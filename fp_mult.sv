==> flow/design.v <==
module fp_mult( 
input logic [31:0]    dataA,
input logic [31:0]    dataB,
input logic clock,
output logic [31:0]   result
);
logic          sign_a; 
logic          sign_b;
logic          sign_result;
logic [7:0]    exp_a;
logic [7:0]    exp_b;
logic [8:0]    exp_result;
logic [8:0]    exp_result_final;
logic [23:0]   mantissa_a; 
logic [23:0]   mantissa_b;
logic [47:0]   mantissa_result; 
logic [22:0]   normalized_mantissa;
assign sign_a = dataA[31];
assign sign_b = dataB[31];
assign exp_a = dataA[30:23];
assign exp_b = dataB[30:23];
assign mantissa_a = {1'b1, dataA[22:0]};
assign mantissa_b = {1'b1, dataB[22:0]};
assign mantissa_result = mantissa_a * mantissa_b;
assign exp_result = exp_a + exp_b - 8'd127;
assign sign_result = sign_a ^ sign_b;
logic          sign_result_1;
logic [7:0]    exp_a_1;
logic [7:0]    exp_b_1;
logic [31:0]   dataA_1;
logic [31:0]   dataB_1;
always_ff @(posedge clock) begin
    sign_result_1 <= sign_result;
    exp_a_1 <= exp_a;
    exp_b_1 <= exp_b;
    dataA_1 <= dataA;
    dataB_1 <= dataB;
end
always_ff @(posedge clock) begin
    if (mantissa_result[47]) begin
        exp_result_final = exp_result + 1'b1;
        normalized_mantissa = mantissa_result[46:23];
    end
    else begin
        normalized_mantissa = mantissa_result[45:22];
        exp_result_final = exp_result;
    end
end
assign overflow = exp_result_final[8];
logic          sign_result_2;
logic [7:0]    exp_a_2;
logic [7:0]    exp_b_2;
logic [31:0]   dataA_2;
logic [31:0]   dataB_2;
logic          overflow_2;
logic [8:0]    exp_result_final_2;
logic [22:0]   normalized_mantissa_2;
always_ff @(posedge clock) begin
    sign_result_2 <= sign_result;
    exp_a_2 <= exp_a;
    exp_b_2 <= exp_b;
    dataA_2 <= dataA;
    dataB_2 <= dataB;
    overflow_2 <= overflow;
    exp_result_final_2 <= exp_result_final;
    normalized_mantissa_2 <= normalized_mantissa;
end
always@(posedge clock) begin
    if (exp_a_2==8'hff || exp_b_2==8'hff) begin
        if ((exp_a_2==8'hff && dataA_2[22:0]==0 && dataB_2>0 && dataB_2[30:0]<=31'h7f000000)
           ||(exp_b_2==8'hff && dataB_2[22:0]==0 && dataA_2>0 && dataA_2[30:0]<=31'h7f000000)) begin
            result = {sign_result_2, 8'hff, 23'b0};
           end
        else begin
            result = {sign_result_2, 8'hff, 23'b1};
        end
    end
    else if (dataA_2==32'b0 || dataB_2==32'b0) begin
        result = 32'b0;
    end
    else if (overflow) begin
        result = {sign_result_2, 8'hff, 23'b0};
    end
    else begin
        result = {sign_result_2, exp_result_final_2[7:0], normalized_mantissa_2};
    end
end
endmodule
From RTL to reports: fp_mult
The steps from the RTL of fp_mult to its reports follow in flow order.
Lines are those of the file above, counted from 1.
Library cell names are shortened.
{"block": "design", "design": "fp_mult", "clk_port": "clock", "library": "sky130hd", "pvt_corner": "tt_025C_1v80"}

After elaboration
Counts by Yosys on the flattened word-level netlist (proc, flatten, opt, wreduce; memories kept). Register bits leave out memories and registers merged into their read ports (data or address); mux counts leave out enables and synchronous resets folded into registers. Print and check cells are left out. Cells with the same type and inputs are merged into one.
{"block": "word_totals", "regBits": 176, "input_bits": 65, "output_inout_bits": 32}
{"block": "op_classes", "add_sub_neg": 3, "n_mul": 1, "cmp": 4, "eq_ne": 2, "mux": 6, "logic": 1, "reduce_and_logical": 13}
{"block": "op_table", "operator": "multiplier 24 x 24 -> 48 bit", "count": 1}
{"block": "op_table", "operator": "> comparator 32 x 1 -> 1 bit (second input constant)", "count": 2}
{"block": "op_table", "operator": "zero test 32 bit", "count": 2}
{"block": "op_table", "operator": "2-to-1 mux 32 bit", "count": 2}
{"block": "op_table", "operator": "<= comparator 31 bit (second input constant)", "count": 2}
{"block": "op_table", "operator": "zero test 23 bit", "count": 2}
{"block": "op_table", "operator": "2-to-1 mux 31 bit", "count": 1}
{"block": "op_table", "operator": "2-to-1 mux 23 bit", "count": 1}
{"block": "op_table", "operator": "equality test 8 bit (second input constant)", "count": 2}
{"block": "op_table", "operator": "adder 8 x 8 -> 9 bit", "count": 1}
{"block": "op_table", "operator": "adder 9 x 1 -> 9 bit (second input constant)", "count": 1}
{"block": "op_table", "operator": "subtractor 9 x 7 -> 9 bit (second input constant)", "count": 1}
{"block": "op_table", "operator": "2-to-1 mux 9 bit", "count": 1}
{"block": "op_table", "operator": "logical AND 1 bit", "count": 6}
{"block": "op_table", "operator": "logical OR 1 bit", "count": 3}
{"block": "op_table", "operator": "bitwise XOR 1 bit", "count": 1}
{"block": "op_table", "operator": "2-to-1 mux 1 bit", "count": 1}

Longest topological paths
Longest topological path by Yosys (ltp), each cell counted once; first at word level (registers and memories cut), then after technology mapping (sequential cells cut; the memories' decode and read muxes count).
{"block": "logic_depth", "depth_word": 7, "abc_area": 0, "mapped_depth": 27, "mapped_depth_nobuf": 25}

Netlist
Source: synth_stat.txt of the flow (Yosys; design flattened, memories mapped). It holds for the ABC_AREA given above (unset counts as 0); a run with the other value may have another netlist.
Totals and module areas in this step are rounded.
{"block": "synth_totals", "stdcells": 2456, "area_um2": 22970, "seqArea_um2": 3203, "ff_cells": 160, "buf_cells": 101}
{"block": "types", "type": "fa_1", "count": 482}
{"block": "types", "type": "dfxtp_1", "count": 160}
{"block": "types", "type": "ha_1", "count": 185}
{"block": "types", "type": "inv_1", "count": 601}
{"block": "types", "type": "and2_1", "count": 260}
{"block": "types", "type": "nand2_1", "count": 299}
{"block": "types", "type": "clkbuf_1", "count": 94}
{"block": "types", "type": "nor2_1", "count": 64}
{"block": "types", "type": "a21oi_1", "count": 47}
{"block": "types", "type": "xnor2_1", "count": 23}
{"block": "types", "type": "xor2_1", "count": 20}
{"block": "types", "type": "mux2_2", "count": 14}
{"block": "types", "type": "a21o_1", "count": 19}
{"block": "types", "type": "o21ai_0", "count": 26}
{"block": "types", "type": "nand4_1", "count": 19}
{"block": "types", "type": "o21a_1", "count": 13}
{"block": "types", "type": "nor4_1", "count": 14}
{"block": "types", "type": "o21bai_1", "count": 11}
Other cell types: 41; their cells: 105.

Worst setup path after synthesis
Source: OpenSTA report_checks on the synthesized netlist (no wires, ideal clock, input and output delay 20% of the period each), path of least setup slack; recovery checks are left aside. Register names are those of the netlist, which keeps one name where synthesis merged equal registers.
{"block": "synth_timing", "kind": "input-to-reg", "start": "input dataB[3]", "end": "register normalized_mantissa[10]", "period_ps": 12900, "setup_time_ps": 121, "t_first_pin_ps": 2580, "arrival_time_ps": 9163, "required_ps": 12779, "slack_ps": 3617, "path_delay_ps": 6704, "stages": 26, "path_buffers": 2, "period_less_setup_slack_ps": 9283}
"path_delay_ps" = arrival - input delay + setup time.
"stages": output pins that drive a net of the path, with the launching flip-flop's if there is one; two outputs of one cell count as two.
"period_less_setup_slack_ps" = period - worst setup slack (recovery checks aside). The figure is calculated, with input and output delays left at 20% of the set period.
Between the ends stands the longest chain of elaborated cells between them, by number of cells; it is not shown to be the way that was timed. Of several equally long chains one is given.
Each line given opens the expression or statement behind the cell; cells for indexed reads and writes are added by Yosys, which also makes memories of some case tables.
{"block": "synth_between", "cell_sequence": "clkbuf_1 nand2_1 fa_1 inv_1 fa_1 inv_1 fa_1 inv_1 fa_1 inv_1 fa_1 inv_1 fa_1 inv_1 fa_1 inv_1 ha_1 o21a_1 o21ai_0 a2111oi_2 o211ai_1 and3_1 or2_2 a211oi_4 buf_6 mux2_2", "elab_chain_len": 2}
{"block": "synth_lines", "item": "from (decl)", "line": 3, "text": "input logic [31:0]    dataB,"}
{"block": "synth_lines", "item": "multiplier 24 x 24 -> 48 bit", "line": 24, "text": "assign mantissa_result = mantissa_a * mantissa_b;"}
{"block": "synth_lines", "item": "2-to-1 mux 23 bit", "line": 40, "text": "if (mantissa_result[47]) begin"}
{"block": "synth_lines", "item": "to (assign)", "line": 42, "text": "normalized_mantissa = mantissa_result[46:23];"}
{"block": "synth_lines", "item": "to (assign)", "line": 45, "text": "normalized_mantissa = mantissa_result[45:22];"}
{"block": "synth_lines", "item": "to (decl)", "line": 17, "text": "logic [22:0]   normalized_mantissa;"}

Path in the finished layout
From the final timing report of record 1: the path of least setup slack in the routed layout; clock arrival at registers is part of the times.
The report prints the path's times to 10 ps; the period is as set.
{"block": "layout_timing", "kind": "input-to-reg", "start": "input dataB[2]", "end": "register normalized_mantissa[10]", "period_ps": 9900, "setup_time_ps": 110, "t_first_pin_ps": 1980, "arrival_time_ps": 8550, "required_ps": 10240, "slack_ps": 1690, "stages": 25, "path_buffers": 4}
Between the ends stands the longest chain of elaborated cells between them, by number of cells; it is not shown to be the way that was timed. Of several equally long chains one is given.
{"block": "layout_between", "cell_sequence": "buf_4 buf_4 and2_1 fa_1 fa_1 inv_1 fa_1 fa_1 inv_1 fa_2 fa_1 inv_1 fa_1 inv_1 ha_4 buf_4 nand4_1 or4_4 o22ai_4 nor2_4 buf_4 o21ai_2 a31oi_1 xnor2_1 mux2_4", "elab_chain_len": 2}
{"block": "layout_lines", "item": "from (decl)", "line": 3, "text": "input logic [31:0]    dataB,"}
{"block": "layout_lines", "item": "multiplier 24 x 24 -> 48 bit", "line": 24, "text": "assign mantissa_result = mantissa_a * mantissa_b;"}
{"block": "layout_lines", "item": "2-to-1 mux 23 bit", "line": 40, "text": "if (mantissa_result[47]) begin"}
{"block": "layout_lines", "item": "to (assign)", "line": 42, "text": "normalized_mantissa = mantissa_result[46:23];"}
{"block": "layout_lines", "item": "to (assign)", "line": 45, "text": "normalized_mantissa = mantissa_result[45:22];"}
{"block": "layout_lines", "item": "to (decl)", "line": 17, "text": "logic [22:0]   normalized_mantissa;"}

Measured data: module fp_mult, platform sky130hd, 2 stored runs of the flow under differing settings, order arbitrary. Input and output delays are each 20% of the period that was set; the output load is 0.01 pF.
"achieved_clock_period_ps" means the clock period less the worst setup slack. The figure is calculated, with input and output delays left at 20% of the set period.
"critical_path_time_ps" = time allowed to the worst setup path (clock period - input delay - output delay, where it has them) - its slack; a late launch clock adds to it, a late capture clock takes from it.
"critical_path_time_ps" is known to 10 ps.
Results are given in rounded form.

Record 1
==> flow/run.sh <==
#!/bin/bash
# the make line also repeats the synthesis and layout settings of config.mk as NAME=value (left out here)
make -C /OpenROAD-flow-scripts/flow DESIGN_CONFIG=/design/flow/config.mk WORK_HOME=/design/flow/orfs CLKGATE_MAP_FILE= finish
==> flow/config.mk <==
export PLATFORM = sky130hd
export DESIGN_NAME = fp_mult
export DESIGN_NICKNAME = fp_mult
export VERILOG_FILES = /design/flow/design.v
export SDC_FILE = /design/flow/constraint.sdc
export NUM_CORES = 4
export LEC_CHECK = 0
export CAP_MARGIN = 20
export CORE_MARGIN = 2
export CORE_UTILIZATION = 40
export SETUP_SLACK_MARGIN = 2.59
export SLEW_MARGIN = 20
==> flow/constraint.sdc <==
create_clock -name core_clock -period 9.9 [get_ports {clock}]
set_input_delay 1.9800 -clock core_clock [delete_from_list [all_inputs] [get_ports {clock}]]
set_output_delay 1.9800 -clock core_clock [all_outputs]
set_load 0.01 [all_outputs]

==> results of record 1, as JSON <==
{
  "die_footprint_um2": 59360,
  "finalUtil_pct": 49.9,
  "fin_ws_ps": 1689,
  "critical_path_time_ps": 6230,
  "worstPathKind": "input-to-reg",
  "layout_stdcell_area_um2": 28260,
  "achieved_clock_period_ps": 8211,
  "fin_hold_ws_ps": 324,
  "synthesis_area_um2": 22970,
  "fin_tns_ps": 0
}

Record 2
==> flow/run.sh <==
#!/bin/bash
# the make line also repeats the synthesis and layout settings of config.mk as NAME=value (left out here)
make -C /OpenROAD-flow-scripts/flow DESIGN_CONFIG=/design/flow/config.mk WORK_HOME=/design/flow/orfs CLKGATE_MAP_FILE= finish
==> flow/config.mk <==
export PLATFORM = sky130hd
export DESIGN_NAME = fp_mult
export DESIGN_NICKNAME = fp_mult
export VERILOG_FILES = /design/flow/design.v
export SDC_FILE = /design/flow/constraint.sdc
export NUM_CORES = 4
export LEC_CHECK = 0
export ABC_AREA = 0
export CAP_MARGIN = 20
export CELL_PAD_IN_SITES_GLOBAL_PLACEMENT = 1
export CORE_ASPECT_RATIO = 1.03
export CORE_MARGIN = 2
export CORE_UTILIZATION = 71
export MIN_ROUTING_LAYER = met2
export PLACE_DENSITY = 0.44
export SLEW_MARGIN = 30
==> flow/constraint.sdc <==
create_clock -name core_clock -period 6.16 [get_ports {clock}]
set_input_delay 1.2320 -clock core_clock [delete_from_list [all_inputs] [get_ports {clock}]]
set_output_delay 1.2320 -clock core_clock [all_outputs]
set_load 0.01 [all_outputs]

==> results of record 2, as JSON <==
{
  "outcome": "unfinished; error GRT-0116 in routing"
}
